==> flow/design.v <==
module LZ77_Decoder(clk,reset,code_pos,code_len,chardata,encode,finish,char_nxt);
input 				clk;
input 				reset;
input 		[3:0] 	code_pos;
input 	    [2:0] 	code_len;
input 		[7:0] 	chardata;
output  reg			encode;
output  reg			finish;
output 	reg [7:0] 	char_nxt;
reg [35:0] search_buffer;
reg [31:0] buffer;  
reg [2:0] count;
always@(posedge clk or posedge reset)begin
	if(reset)begin
		encode <= 1'd0;
		finish <= 1'd0;
		search_buffer <= 36'd0;
		char_nxt <= 8'd0;
	end
	else begin
		char_nxt <= {4'd0 , buffer[31-((count)<<<2) -: 4]};
		finish <= (chardata==8'h24 && count==code_len)? 1'd1 : 1'd0;
		if(count==code_len)begin
			case(code_len)
				3'd0 : begin
					search_buffer[35:4] <= search_buffer[31:0];
					search_buffer[3:0] <= buffer[31:28];
				end
				3'd1 : begin
					search_buffer[35:8] <= search_buffer[27:0];
					search_buffer[7:0] <= buffer[31:24];
				end
				3'd2 : begin
					search_buffer[35:12] <= search_buffer[23:0];
					search_buffer[11:0] <= buffer[31:20];
				end
				3'd3 : begin
					search_buffer[35:16] <= search_buffer[19:0];
					search_buffer[15:0] <= buffer[31:16];
				end
				3'd4 : begin
					search_buffer[35:20] <= search_buffer[15:0];
					search_buffer[19:0] <= buffer[31:12];
				end
				3'd5 : begin
					search_buffer[35:24] <= search_buffer[11:0];
					search_buffer[23:0] <= buffer[31:8];
				end
				3'd6 : begin
					search_buffer[35:28] <= search_buffer[7:0];
					search_buffer[27:0] <= buffer[31:4];
				end
				3'd7 : begin
					search_buffer[35:32] <= search_buffer[3:0];
					search_buffer[31:0] <= buffer;
				end
			endcase
		end
	end
end
always@(negedge clk)begin
	if(reset)begin
		count <= 3'd7;
	end
	else begin
		count <= (count==code_len)? 3'd0 : count + 3'd1;
	end
end
always@(*)begin
	case(code_pos)
	4'd0 : begin
		buffer = {search_buffer[3:0] , search_buffer[3:0] , search_buffer[3:0] , search_buffer[3:0] , 
		          search_buffer[3:0] , search_buffer[3:0] , search_buffer[3:0] , 4'd0};
		buffer[31 - (code_len<<<2) -: 4] = chardata[3:0];
	end
	4'd1 : begin
		buffer = {search_buffer[7:0] , search_buffer[7:0] , search_buffer[7:0] , search_buffer[7:4] , 4'd0};
		buffer[31 - (code_len<<<2) -: 4] = chardata[3:0];
	end
	4'd2 : begin
		buffer = {search_buffer[11:0] , search_buffer[11:0] , search_buffer[11:8] , 4'd0};
		buffer[31 - (code_len<<<2) -: 4] = chardata[3:0];
	end
	4'd3 : begin
		buffer = {search_buffer[15:0] , search_buffer[15:4] , 4'd0};
		buffer[31 - (code_len<<<2) -: 4] = chardata[3:0];
	end
	4'd4 : begin
		buffer = {search_buffer[19:0] , search_buffer[19:12] , 4'd0};
		buffer[31 - (code_len<<<2) -: 4] = chardata[3:0];
	end
	4'd5 : begin
		buffer = {search_buffer[23:0] , search_buffer[23:20] , 4'd0};
		buffer[31 - (code_len<<<2) -: 4] = chardata[3:0];
	end
	4'd6 : begin
		buffer = {search_buffer[27:0] , 4'd0};
		buffer[31 - (code_len<<<2) -: 4] = chardata[3:0];
	end
	4'd7 : begin
		buffer = {search_buffer[31:4] , 4'd0};
		buffer[31 - (code_len<<<2) -: 4] = chardata[3:0];
	end
	4'd8 : begin
		buffer = {search_buffer[35:8] , 4'd0};
		buffer[31 - (code_len<<<2) -: 4] = chardata[3:0];
	end
	default : begin
		buffer = 28'd0;
	end
	endcase
end
endmodule
Step by step through the tools: LZ77_Decoder
Tool output for the design above, in the order of the flow. Line numbers count from 1 in the design file above. Operators: Yosys type, input widths -> output width; for muxes data width and select width s. Cell names lack the library's common part. Not given: -

Design top: LZ77_Decoder. Clock port: clk. Standard-cell library: sky130hd. Corner: tt_025C_1v80.

Word level
Counts by Yosys on the flattened word-level netlist (proc, flatten, opt, wreduce; memories kept). Register bits leave out memories and registers merged into their read ports (data or address). Print and check cells are left out. Cells with the same type and inputs are merged into one.

The entry for bitwise logic cells reads 19. For shifts and indexed selects the number is 3. The entry for reductions and logical operators reads 3. Equality and inequality tests: 17. The figure for $add $sub $neg is 8. The figure for muxes and demuxes is 12.

Operators by type and width (number): $and 32x32->32 (9); $or 32x32->32 (9); $pmux 32 s9 (1); $pmux 4 s8 (9); $neg 32->33 (1); $shift 4x33->32 (1); $shift 4x33->32 const A (1); $shiftx 32x8->4 (1); $not 32->32 (1); $eq 4x3->1 const B (4); $sub 7x4->8 const B (2); $add 6x2->7 const B (2); $eq 3x3->1 const B (4); $sub 5x5->6 const A (2); $eq 4x2->1 const B (2); $eq 8x6->1 const B (1); $eq 3x2->1 const B (2); $eq 4x1->1 const B (1); $eq 4x4->1 const B (1); $logic_not 4->1 (1); $add 3x1->3 const B (1); $eq 3x1->1 const B (1); $eq 3x3->1 (1); $logic_not 3->1 (1); $mux 3 (1); $logic_and 1x1->1 (1); $mux 1 (1).

The entry for output and inout bits reads 10. For bits of input ports the number is 17. The figure for word-level cells is 74. Under flip-flop bits (word level) stands 44.

Logic depth
Depth = most cells in a row (Yosys ltp): at word level without a register or memory, in the mapped netlist without a sequential cell, where the memories' decode and read muxes count.

Under word-level depth stands 10. ABC_AREA: 0. The figure for gate-level depth with buffers is 14. The figure for mapped depth without buffers is 11.

Mapped cells and area
Source: synth_stat.txt of the flow (Yosys; design flattened, memories mapped). It holds for the ABC_AREA given above (unset counts as 0); a run with the other value may have another netlist.

The entry for cells in the netlist reads 931. The entry for flip-flop cells reads 44. The figure for buffer cells is 116. Under cell area after synthesis stands 6754.0 um^2. The entry for sequential part of the area reads 1086.0 um^2.

Cells by type: dfrtp_1 (number 41, area in all 1.03E+03 um^2); o21ai_0 (number 71, area in all 355.341 um^2); a21oi_1 (number 63, area in all 315.302 um^2); nand2_1 (number 81, area in all 304.042 um^2); a22oi_1 (number 36, area in all 270.259 um^2); clkbuf_1 (number 70, area in all 262.752 um^2); a221oi_1 (number 29, area in all 253.994 um^2); nor2_1 (number 56, area in all 210.202 um^2); nand3_1 (number 37, area in all 185.178 um^2); mux2_2 (number 14, area in all 157.651 um^2); a32oi_1 (number 16, area in all 140.134 um^2); mux2i_1 (number 14, area in all 140.134 um^2); a31oi_1 (number 22, area in all 137.632 um^2); buf_6 (number 10, area in all 112.608 um^2); ha_1 (number 9, area in all 112.608 um^2); nor2b_1 (number 18, area in all 112.608 um^2); or3_1 (number 17, area in all 106.352 um^2); a22o_1 (number 12, area in all 105.101 um^2).

Not listed: further types 75, cells in them 315.

--- measured runs ---
Flow measurements of LZ77_Decoder on sky130hd: 2 stored runs with different settings, listed in no order. Input and output delays are each 20% of the period that was set; the output load is 0.01 pF. "power": no workload was simulated; the value follows from the tool's default switching activity.

Run 1 has these settings: period_ns 3.23; CORE_UTILIZATION 57; SETUP_SLACK_MARGIN 0.97; PLACE_DENSITY_LB_ADDON 0.27; CORE_MARGIN 3; CELL_PAD_IN_SITES_GLOBAL_PLACEMENT 2; CELL_PAD_IN_SITES_DETAIL_PLACEMENT 0; CAP_MARGIN 20; SLEW_MARGIN 20. Outcome: no results, placement failed with FLW-0024.

Run 2 has these settings: period_ns 4.89; CORE_UTILIZATION 34; CAP_MARGIN 20; CORE_MARGIN 2; SLEW_MARGIN 20. The synthesized cell area reads 6754.0 um^2. For the full die area the run shows 21007.6 um^2. The standard-cell area after routing stands at 7519.7 um^2. The post-route utilization reads 38.6 %. The smallest setup slack is 0.119 ns. The post-route setup TNS is 0.000 ns. The post-route worst hold slack comes to 0.500 ns. The power stands at 3.128 mW.
--- end ---
